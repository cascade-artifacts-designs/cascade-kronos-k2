==> flow/design.v <==
package kronos_types;
typedef logic [31:0] instr_t;
typedef struct packed {
    logic [31:0] pc;
    logic [31:0] ir;
} pipeIFID_t;
typedef struct packed {
    logic [31:0] pc;
    logic [31:0] ir;
    logic [31:0] op1;
    logic [31:0] op2;
    logic [31:0] addr;
    logic        basic;
    logic [3:0]  aluop;
    logic        regwr_alu;
    logic        jump;
    logic        branch;
    logic        load;
    logic        store;
    logic [3:0]  mask;
    logic        csr;
    logic        system;
    logic [1:0]  sysop;
    logic        illegal;
    logic        misaligned_jmp;
    logic        misaligned_ldst;
} pipeIDEX_t;
parameter logic [4:0] INSTR_LOAD  = 5'b00_000;
parameter logic [4:0] INSTR_STORE = 5'b01_000;
parameter logic [4:0] INSTR_BR    = 5'b11_000;
parameter logic [4:0] INSTR_JALR  = 5'b11_001;
parameter logic [4:0] INSTR_MISC  = 5'b00_011;
parameter logic [4:0] INSTR_JAL   = 5'b11_011;
parameter logic [4:0] INSTR_OPIMM = 5'b00_100;
parameter logic [4:0] INSTR_OP    = 5'b01_100;
parameter logic [4:0] INSTR_SYS   = 5'b11_100;
parameter logic [4:0] INSTR_AUIPC = 5'b00_101;
parameter logic [4:0] INSTR_LUI   = 5'b01_101;
parameter logic [3:0] ADD       = 4'b0000;
parameter logic [3:0] SUB       = 4'b1000;
parameter logic [3:0] SLT       = 4'b0010;
parameter logic [3:0] SLTU      = 4'b0011;
parameter logic [3:0] XOR       = 4'b0100;
parameter logic [3:0] OR        = 4'b0110;
parameter logic [3:0] AND       = 4'b0111;
parameter logic [3:0] SLL       = 4'b0001;
parameter logic [3:0] SRL       = 4'b0101;
parameter logic [3:0] SRA       = 4'b1101;
parameter logic [2:0] BEQ       = 3'b000;
parameter logic [2:0] BNE       = 3'b001;
parameter logic [2:0] BLT       = 3'b100;
parameter logic [2:0] BGE       = 3'b101;
parameter logic [2:0] BLTU      = 3'b110;
parameter logic [2:0] BGEU      = 3'b111;
parameter logic [1:0] EQ        = 2'b00;
parameter logic [1:0] LT        = 2'b01;
parameter logic [1:0] GT        = 2'b10;
parameter logic [1:0] BYTE      = 2'b00;
parameter logic [1:0] HALF      = 2'b01;
parameter logic [1:0] WORD      = 2'b10;
parameter logic [1:0] ECALL     = 2'b00;
parameter logic [1:0] EBREAK    = 2'b01;
parameter logic [1:0] MRET      = 2'b10;
parameter logic [1:0] WFI       = 2'b11;
parameter logic [31:0] ZERO   = 32'h0;
parameter logic [31:0] FOUR   = 32'h4;
parameter logic [3:0] SOFTWARE_INTERRUPT    = 4'd3;
parameter logic [3:0] TIMER_INTERRUPT       = 4'd7;
parameter logic [3:0] EXTERNAL_INTERRUPT    = 4'd11;
parameter logic [3:0] INSTR_ADDR_MISALIGNED = 4'd0;
parameter logic [3:0] ILLEGAL_INSTR         = 4'd2;
parameter logic [3:0] BREAKPOINT            = 4'd3;
parameter logic [3:0] LOAD_ADDR_MISALIGNED  = 4'd4;
parameter logic [3:0] STORE_ADDR_MISALIGNED = 4'd6;
parameter logic [3:0] ECALL_MACHINE         = 4'd11;
parameter logic [1:0]  CSR_RW       = 2'b01;
parameter logic [1:0]  CSR_RS       = 2'b10;
parameter logic [1:0]  CSR_RC       = 2'b11;
parameter logic [11:0] MSTATUS      = 12'h300;
parameter logic [11:0] MIE          = 12'h304;
parameter logic [11:0] MTVEC        = 12'h305;
parameter logic [11:0] MSCRATCH     = 12'h340;
parameter logic [11:0] MEPC         = 12'h341;
parameter logic [11:0] MCAUSE       = 12'h342;
parameter logic [11:0] MTVAL        = 12'h343;
parameter logic [11:0] MIP          = 12'h344;
parameter logic [11:0] MCYCLE       = 12'hB00;
parameter logic [11:0] MINSTRET     = 12'hB02;
parameter logic [11:0] MCYCLEH      = 12'hB80;
parameter logic [11:0] MINSTRETH    = 12'hB82;
parameter logic [1:0] PRIVILEGE_MACHINE = 2'b11;
parameter logic [1:0] DIRECT_MODE   = 2'b00;
endpackage
package krz_map;
parameter logic [5:0] KRZ_SCRATCH       = 6'h00;
parameter logic [5:0] KRZ_BOOTVEC       = 6'h01;
parameter logic [5:0] KRZ_GPIO_DIR      = 6'h02;
parameter logic [5:0] KRZ_GPIO_WRITE    = 6'h03;
parameter logic [5:0] KRZ_GPIO_READ     = 6'h04;
parameter logic [5:0] KRZ_UART_CTRL     = 6'h05;
parameter logic [5:0] KRZ_UART_STATUS   = 6'h06;
parameter logic [5:0] KRZ_SPIM_CTRL     = 6'h07;
parameter logic [5:0] KRZ_SPIM_STATUS   = 6'h08;
endpackage
module fifo #(
    parameter WIDTH=8,
    parameter DEPTH=32
)(
    input  logic                        clk,
    input  logic                        rstz,
    input  logic                        clear,
    output logic [$clog2(DEPTH):0]      size,
    output logic                        full,
    output logic                        empty,
    input  logic [WIDTH-1:0]            din,
    input  logic                        din_vld,
    output logic                        din_rdy,
    output logic [WIDTH-1:0]            dout,
    output logic                        dout_vld,
    input  logic                        dout_rdy
);
localparam PW = $clog2(DEPTH);
logic [WIDTH-1:0] MEM [DEPTH];
logic [PW-1:0] wraddr, rdaddr;
logic [PW:0] wrptr, rdptr;
logic wr_en, rd_en;
logic fifo_empty;
assign wr_en = din_vld && ~full;
assign wraddr = wrptr[PW-1:0];
always_ff @(posedge clk) begin
    if (~rstz) wrptr <= '0;
    else if (clear) wrptr <= '0;
    else if (wr_en) begin
        MEM[wraddr] <= din;
        wrptr <= wrptr + 1'b1;
    end
end
assign din_rdy = wr_en;
assign rd_en = (~dout_vld | dout_rdy) & ~fifo_empty;
assign rdaddr = rdptr[PW-1:0];
always_ff @(posedge clk) begin
    if (~rstz) begin
        rdptr <= '0;
        dout_vld <= 1'b0;
        dout <= '0;
    end
    else if (clear) begin
        rdptr <= '0;
        dout_vld <= 1'b0;
        dout <= '0;
    end
    else begin
        if (rd_en) begin
            dout <= MEM[rdaddr];
            dout_vld <= 1'b1;
            rdptr <= rdptr + 1'b1;
        end
        else if (dout_vld && dout_rdy) begin
            dout_vld <= 1'b0;
            dout <= '0;
        end
    end
end
assign full = (wrptr[PW] != rdptr[PW]) && (wrptr[PW-1:0] == rdptr[PW-1:0]);
assign fifo_empty = rdptr == wrptr;
assign empty = fifo_empty & ~dout_vld;
always_ff @(posedge clk) begin
    if (~rstz) size <= '0;
    else if (clear) size <= '0;
    else begin
        if (wr_en && ~(dout_vld && dout_rdy)) size <= size + 1'b1;
        else if (~wr_en && (dout_vld && dout_rdy)) size <= size - 1'b1;
    end
end
endmodule
module spi_master #(
    parameter PRESCALER_WIDTH = 16
)(
    input  logic        clk,
    input  logic        rstz,
    output logic        sclk,
    output logic        mosi,
    input  logic        miso,
    input  logic [PRESCALER_WIDTH-1:0] prescaler,
    input  logic        cpol,
    input  logic        cpha,
    input  logic [7:0]  din,
    input  logic        din_vld,
    output logic        din_rdy,
    output logic [7:0]  dout,
    output logic        dout_vld
);
logic [PRESCALER_WIDTH-1:0] timer;
logic tick;
logic [4:0] state;
logic init, done, active;
logic [7:0] tx_buffer, rx_buffer;
always_ff @(posedge clk) begin
    if (~rstz) state <= '0;
    else if (din_vld && state == '0) state <= state + 1'b1;
    else if (active && tick) state <= (done) ? '0 : state + 1'b1;
end
assign active = state != '0;
assign init = din_vld && state == '0;
assign done = state == 5'd16 && tick;
assign din_rdy = init;
assign tick = timer == prescaler;
always_ff @(posedge clk) begin
    if (~rstz) timer <= '0;
    else if (init) timer <= '0;
    else if (active) timer <= tick ? '0 : timer + 1'b1;
end
always_ff @(posedge clk) begin
    if (~rstz) sclk <= 1'b0;
    else if (init) sclk <= cpol ? ~cpha : cpha;
    else if (active) begin
        if (tick) sclk <= done ? cpol : ~sclk;
    end
    else sclk <= cpol;
end
always_ff @(posedge clk) begin
    if (~rstz) tx_buffer <= '0;
    else if (init) tx_buffer <= din;
    else if (tick && ~state[0]) tx_buffer <= tx_buffer << 1;
end
assign mosi = tx_buffer[7];
always_ff @(posedge clk) begin
    if (~rstz) rx_buffer <= '0;
    else if (init) rx_buffer <= '0;
    else if (tick && state[0] && ~done) rx_buffer <= {rx_buffer[6:0], miso};
end
assign dout = rx_buffer;
assign dout_vld = done;
endmodule
module wb_spi_master #(
    parameter BUFFER=32,
    parameter PRESCALER_WIDTH = 16
)(
    input  logic        clk,
    input  logic        rstz,
    output logic        sclk,
    output logic        mosi,
    input  logic        miso,
    input  logic [PRESCALER_WIDTH-1:0]  prescaler,
    input  logic                        cpol,
    input  logic                        cpha,
    input  logic                        tx_clear,
    input  logic                        rx_clear,
    output logic [$clog2(BUFFER):0]     tx_size,
    output logic [$clog2(BUFFER):0]     rx_size,
    input  logic [7:0]  dat_i,
    output logic [7:0]  dat_o,
    input  logic        we_i,
    input  logic        stb_i,
    output logic        ack_o
);
logic txq_ack;
logic txq_full, txq_empty;
logic [$clog2(BUFFER):0] txq_size;
logic txq_din_vld, txq_din_rdy;
logic txq_dout_vld, txq_dout_rdy;
logic [7:0] txq_din, txq_dout;
logic rxq_ack;
logic rxq_full, rxq_empty;
logic [$clog2(BUFFER):0] rxq_size;
logic rxq_din_vld, rxq_din_rdy;
logic rxq_dout_vld, rxq_dout_rdy;
logic [7:0] rxq_din, rxq_dout;
fifo #(
    .WIDTH(8     ),
    .DEPTH(BUFFER)
) u_txq (
    .clk     (clk         ),
    .rstz    (rstz        ),
    .clear   (tx_clear    ),
    .size    (txq_size    ),
    .full    (txq_full    ),
    .empty   (txq_empty   ),
    .din     (txq_din     ),
    .din_vld (txq_din_vld ),
    .din_rdy (txq_din_rdy ),
    .dout    (txq_dout    ),
    .dout_vld(txq_dout_vld),
    .dout_rdy(txq_dout_rdy)
);
assign txq_din = dat_i;
assign txq_din_vld = stb_i & we_i & txq_ack;
fifo #(
    .WIDTH(8     ),
    .DEPTH(BUFFER)
) u_rxq (
    .clk     (clk         ),
    .rstz    (rstz        ),
    .clear   (rx_clear    ),
    .size    (rxq_size    ),
    .full    (rxq_full    ),
    .empty   (rxq_empty   ),
    .din     (rxq_din     ),
    .din_vld (rxq_din_vld ),
    .din_rdy (rxq_din_rdy ),
    .dout    (rxq_dout    ),
    .dout_vld(rxq_dout_vld),
    .dout_rdy(rxq_dout_rdy)
);
assign dat_o = rxq_dout;
assign rxq_dout_rdy = stb_i & ~we_i & rxq_ack;
always_ff @(posedge clk) begin
    if (~rstz) begin
        txq_ack <= 1'b0;
        rxq_ack <= 1'b0;
    end
    else begin
        txq_ack <= stb_i & we_i;
        rxq_ack <= stb_i & ~we_i;
    end
end
assign tx_size = txq_size;
assign rx_size = rxq_size;
assign ack_o = stb_i & (txq_ack | rxq_ack);
spi_master #(
    .PRESCALER_WIDTH(PRESCALER_WIDTH)
)u_spim (
    .clk      (clk         ),
    .rstz     (rstz        ),
    .sclk     (sclk        ),
    .mosi     (mosi        ),
    .miso     (miso        ),
    .prescaler(prescaler   ),
    .cpol     (cpol        ),
    .cpha     (cpha        ),
    .din      (txq_dout    ),
    .din_vld  (txq_dout_vld),
    .din_rdy  (txq_dout_rdy),
    .dout     (rxq_din     ),
    .dout_vld (rxq_din_vld )
);
endmodule
======== Tool chain data of wb_spi_master ========
The steps from the RTL of wb_spi_master to its reports follow in flow order.
Lines are those of the file above, counted from 1.
Operators: Yosys type, input widths -> output width; for muxes data width and select width s.
A cell with -- has no value.
set-up
  top ..................................... wb_spi_master
  clock port .............................. clk
  library ................................. sky130hd
  timing corner ........................... tt_025C_1v80

======== After elaboration ========
Source: Yosys, flattened and elaborated, memories not mapped. Widths are those after wreduce. Print and check cells do not count. Equal cells are merged and count once.
Memory sizes are those after Yosys's memory passes, which may raise the word count (mostly to a power of two), join words into wider ones and drop unused or constant bits.
bit counts
  register bits after elaboration ......... 94
  RAM bits ................................ 512
  word-level cells ........................ 136
  input bits .............................. 33
  clocked read ports x word width ......... 16
  memory cells ............................ 2
memories
  memory     depth  bits a word  read ports  write ports  RTL line  source
  u_rxq.MEM  32     8            1           1            123       logic [WIDTH-1:0] MEM [DEPTH];
  u_txq.MEM  32     8            1           1            123
cells by class
  add/sub/neg operators ................... 10
  bitwise logic cells ..................... 26
  reduce/logical cells .................... 27
  muxes and demuxes ....................... 45
  eq/ne operators ......................... 9
operators by type and width
  cell                   count
  $mux 8                 12
  $mux 5                 13
  $add 6x1->6 const B    6
  $mux 6                 4
  $logic_and 1x1->1      16
  $not 1->1              16
  $add 16x1->16 const B  1
  $eq 16x16->1           1
  $mux 16                1
  $mux 1                 15
  $reduce_bool 2->1      6
  $sub 6x1->6 const B    2
  $eq 6x6->1             2
  $eq 5x5->1             2
  $and 1x1->1            7
  $reduce_or 2->1        3
  $add 5x1->5 const B    1
  $eq 5x5->1 const B     1
  $logic_not 5->1        1
  $reduce_bool 5->1      1
  $or 1x1->1             3
  $ne 3x3->1 const B     1
  $ne 1x1->1             2

======== Logic depth ========
Yosys ltp: most cells in a row. Word level: on the elaborated netlist, between registers, memories and ports. Mapped: between sequential cells and ports; inverters and the memories' decode and read muxes count.
logic depth
  depth in word-level cells ............... 8
  ABC_AREA ................................ 0
  depth in mapped cells ................... 15
  mapped depth without buffers ............ 14

======== Synthesis result ========
Yosys stat after the flow's synthesis: flattened, memories mapped to cells. It holds for the ABC_AREA given above (unset counts as 0); a run with the other value may have another netlist.
Totals and module areas in this step are rounded.
cell types
  cell                       count
  sky130_fd_sc_hd__edfxtp_1  512
  sky130_fd_sc_hd__mux4_2    128
  sky130_fd_sc_hd__dfxtp_1   104
  sky130_fd_sc_hd__nor2_1    146
  sky130_fd_sc_hd__xor2_1    56
  sky130_fd_sc_hd__mux2i_1   45
  sky130_fd_sc_hd__ha_1      24
  sky130_fd_sc_hd__a211oi_1  33
  sky130_fd_sc_hd__a21oi_1   47
  sky130_fd_sc_hd__nor2b_1   36
  sky130_fd_sc_hd__nand2_1   58
  sky130_fd_sc_hd__xnor2_1   16
  sky130_fd_sc_hd__nand3_1   25
  sky130_fd_sc_hd__a22oi_1   16
  sky130_fd_sc_hd__clkbuf_1  32
  sky130_fd_sc_hd__inv_1     32
  sky130_fd_sc_hd__nand4_1   19
  sky130_fd_sc_hd__buf_2     17
Other cell types: 40; their cells: 127.
mapped netlist
  mapped cells ............................ 1,473
  sequential area ......................... 17,460 um^2
  mapped flip-flops ....................... 616
  cell area after synthesis ............... 24,910 um^2
By module: a second synthesis without flattening, with its own total; a netlist apart from the flattened one above.
unflattened totals
  cell total of the unflattened synthesis .. 1,471
  area total of the unflattened synthesis .. 25,290 um^2
Rows give one instance, submodules left out.
modules
  module                            area (um^2)  instances  sequential area (um^2)  cells
  fifo                              11,570       2          8,328                   618
  spi_master #(PRESCALER_WIDTH=16)  2,076        1          760.7                   228
  wb_spi_master                     77.6         1          40.0                    7

======== Timing after synthesis ========
Path of least setup slack by OpenSTA after synthesis, without wires, with an ideal clock, recovery checks aside; 20% of the period is set as input and as output delay. Where synthesis merged equal registers, the netlist keeps one of their names.
path after synthesis
  path kind ............................... input-to-reg
  start point ............................. in prescaler[5]
  end point ............................... reg u_rxq.size[5]
  period .................................. 3.24 ns
  path slack .............................. 0.186 ns
  library setup time ...................... 0.125 ns
  buffers on the path ..................... 1
  data arrival time ....................... 2.929 ns
  path delay .............................. 2.406 ns
  stages on the path ...................... 14
  synthesis period reached ................ 3.054 ns
"path delay" = arrival - input delay + setup time.
"stages on the path" counts driving pins, that of a launching flip-flop among them; a cell with two outputs on the path counts twice.
"synthesis period reached" = period - worst setup slack (recovery checks aside). The figure is calculated, with input and output delays left at 20% of the set period.
The rows between start and end are the longest chain of elaborated cells between them; the timing report does not say that the signal goes this way. Where chains are equally long, one stands for them.
Each line given opens the expression or statement behind the cell; cells for indexed reads and writes are added by Yosys, which also makes memories of some case tables.
At most two assigning lines are given for a register; there are more.
between the ends, after synthesis
  cell sequence ........................... sky130_fd_sc_hd__xor2_1 -> sky130_fd_sc_hd__nor4_2 -> sky130_fd_sc_hd__and4_1 -> sky130_fd_sc_hd__and3_1 -> sky130_fd_sc_hd__buf_2 -> sky130_fd_sc_hd__ha_1 -> sky130_fd_sc_hd__inv_1 -> sky130_fd_sc_hd__ha_1 -> sky130_fd_sc_hd__a21oi_1 -> sky130_fd_sc_hd__nand2_1 -> sky130_fd_sc_hd__a21o_1 -> sky130_fd_sc_hd__nand2_1 -> sky130_fd_sc_hd__a21o_1 -> sky130_fd_sc_hd__nand3_1
  cells in the longest elaborated chain ... 7
RTL lines, path after synthesis
  what               RTL line  source
  start, declared    244       input  logic [PRESCALER_WIDTH-1:0]  prescaler,
  $eq 16x16->1       207       assign tick = timer == prescaler;
  $logic_and 1x1->1  205       assign done = state == 5'd16 && tick;
  $logic_and 1x1->1  128       assign wr_en = din_vld && ~full;
  $not 1->1          172       else if (~wr_en && (dout_vld && dout_rdy)) size <= size - 1'b1;
  $logic_and 1x1->1  172
  $mux 6             172
  $mux 6             171       if (wr_en && ~(dout_vld && dout_rdy)) size <= size + 1'b1;
  end, assigned      171
  end, assigned      172
  end, declared      112       output logic [$clog2(DEPTH):0]      size,

======== Worst path after layout ========
Path of least setup slack in the final report of stored run 1 (OpenROAD, finished layout, wires in). Where an end is a register, its clock arrival counts in the times.
path post-layout
  path kind ............................... reg-to-reg
  start point ............................. reg u_spim.timer[14]
  end point ............................... reg u_rxq.size[5]
  buffers on the path ..................... 1
  path slack .............................. -0.62 ns
  period .................................. 1.89 ns
  data arrival time ....................... 2.99 ns
  stages on the path ...................... 15
  library setup time ...................... 0.12 ns
The rows between start and end are the longest chain of elaborated cells between them; the timing report does not say that the signal goes this way. Where chains are equally long, one stands for them.
At most two assigning lines are given for a register; there are more.
between the ends, post-layout
  cell sequence ........................... sky130_fd_sc_hd__dfxtp_2 -> sky130_fd_sc_hd__xor2_1 -> sky130_fd_sc_hd__nor4_2 -> sky130_fd_sc_hd__buf_4 -> sky130_fd_sc_hd__and4_4 -> sky130_fd_sc_hd__and3_4 -> sky130_fd_sc_hd__ha_4 -> sky130_fd_sc_hd__inv_6 -> sky130_fd_sc_hd__ha_4 -> sky130_fd_sc_hd__a21oi_2 -> sky130_fd_sc_hd__nand2_2 -> sky130_fd_sc_hd__a21o_1 -> sky130_fd_sc_hd__nand2_2 -> sky130_fd_sc_hd__a21o_1 -> sky130_fd_sc_hd__nand3_1
  cells in the longest elaborated chain ... 7
RTL lines, path post-layout
  what               RTL line  source
  start, declared    193       logic [PRESCALER_WIDTH-1:0] timer;
  start, assigned    209       if (~rstz) timer <= '0;
  start, assigned    211       else if (active) timer <= tick ? '0 : timer + 1'b1;
  $eq 16x16->1       207       assign tick = timer == prescaler;
  $logic_and 1x1->1  205       assign done = state == 5'd16 && tick;
  $logic_and 1x1->1  128       assign wr_en = din_vld && ~full;
  $not 1->1          172       else if (~wr_en && (dout_vld && dout_rdy)) size <= size - 1'b1;
  $logic_and 1x1->1  172
  $mux 6             172
  $mux 6             171       if (wr_en && ~(dout_vld && dout_rdy)) size <= size + 1'b1;
  end, assigned      171
  end, assigned      172
  end, declared      112       output logic [$clog2(DEPTH):0]      size,

Hand-over note for wb_spi_master

Stored flow runs of wb_spi_master (2 of them; Yosys, OpenROAD, sky130hd). They differ in their settings and are not a sequence. Constraints: input delay and output delay 20% of the set period each, output load 0.01 pF.
"achieved period" is the run's clock period less its worst setup slack. It is reckoned from that one timing run; input and output delays stay at 20% of the period that was set.
"worst path time": the worst setup path's part of the clock period (all of it between registers, 20% less for each end at a port) less its slack. A launch clock that arrives late makes it longer, a capture clock that arrives late makes it shorter.
"total power after layout" is the tool's figure for a default switching activity; nothing was simulated.
Results are given in rounded form.

======== stored run 1 ========
==> flow/run.sh <==
#!/bin/bash
# the make line also repeats the synthesis and layout settings of config.mk as NAME=value (left out here)
make -C /OpenROAD-flow-scripts/flow DESIGN_CONFIG=/design/flow/config.mk WORK_HOME=/design/flow/orfs CLKGATE_MAP_FILE= finish
==> flow/config.mk <==
export PLATFORM = sky130hd
export DESIGN_NAME = wb_spi_master
export DESIGN_NICKNAME = wb_spi_master
export VERILOG_FILES = /design/flow/design.v
export SDC_FILE = /design/flow/constraint.sdc
export NUM_CORES = 4
export LEC_CHECK = 0
export CAP_MARGIN = 20
export CORE_MARGIN = 2
export CORE_UTILIZATION = 40
export SLEW_MARGIN = 20
==> flow/constraint.sdc <==
create_clock -name core_clock -period 1.89 [get_ports {clk}]
set_input_delay 0.3780 -clock core_clock [delete_from_list [all_inputs] [get_ports {clk}]]
set_output_delay 0.3780 -clock core_clock [all_outputs]
set_load 0.01 [all_outputs]

-------- measured, stored run 1 --------
  worst path time ......................... 2.51 ns
  worst setup path kind ................... reg-to-reg
  standard-cell area of the final layout .. 33,110 um^2
  cell area after synthesis ............... 24,910 um^2
  die footprint ........................... 64,300 um^2
  smallest setup slack .................... -0.624 ns
  achieved period ......................... 2.514 ns
  total negative slack .................... -159.2 ns
  worst hold slack ........................ 0.450 ns
  utilization ............................. 53.8 %
  total power after layout ................ 27.37 mW

======== stored run 2 ========
==> flow/run.sh <==
#!/bin/bash
# the make line also repeats the synthesis and layout settings of config.mk as NAME=value (left out here)
make -C /OpenROAD-flow-scripts/flow DESIGN_CONFIG=/design/flow/config.mk WORK_HOME=/design/flow/orfs CLKGATE_MAP_FILE= finish
==> flow/config.mk <==
export PLATFORM = sky130hd
export DESIGN_NAME = wb_spi_master
export DESIGN_NICKNAME = wb_spi_master
export VERILOG_FILES = /design/flow/design.v
export SDC_FILE = /design/flow/constraint.sdc
export NUM_CORES = 4
export LEC_CHECK = 0
export CAP_MARGIN = 20
export CORE_ASPECT_RATIO = 0.86
export CORE_MARGIN = 3
export CORE_UTILIZATION = 20
export CTS_CLUSTER_SIZE = 81
export MAX_ROUTING_LAYER = met5
export PLACE_DENSITY_LB_ADDON = 0.25
export SETUP_SLACK_MARGIN = 0.84
export SLEW_MARGIN = 20
==> flow/constraint.sdc <==
create_clock -name core_clock -period 3.81 [get_ports {clk}]
set_input_delay 0.7620 -clock core_clock [delete_from_list [all_inputs] [get_ports {clk}]]
set_output_delay 0.7620 -clock core_clock [all_outputs]
set_load 0.01 [all_outputs]

-------- measured, stored run 2 --------
  total negative slack .................... 0.000 ns
  worst path time ......................... 2.11 ns
  worst setup path kind ................... input-to-reg
  standard-cell area of the final layout .. 30,410 um^2
  utilization ............................. 24.7 %
  achieved period ......................... 2.875 ns
  total power after layout ................ 13.83 mW
  cell area after synthesis ............... 24,910 um^2
  smallest setup slack .................... 0.935 ns
  worst hold slack ........................ 0.447 ns
  die footprint ........................... 128,900 um^2

End of note.
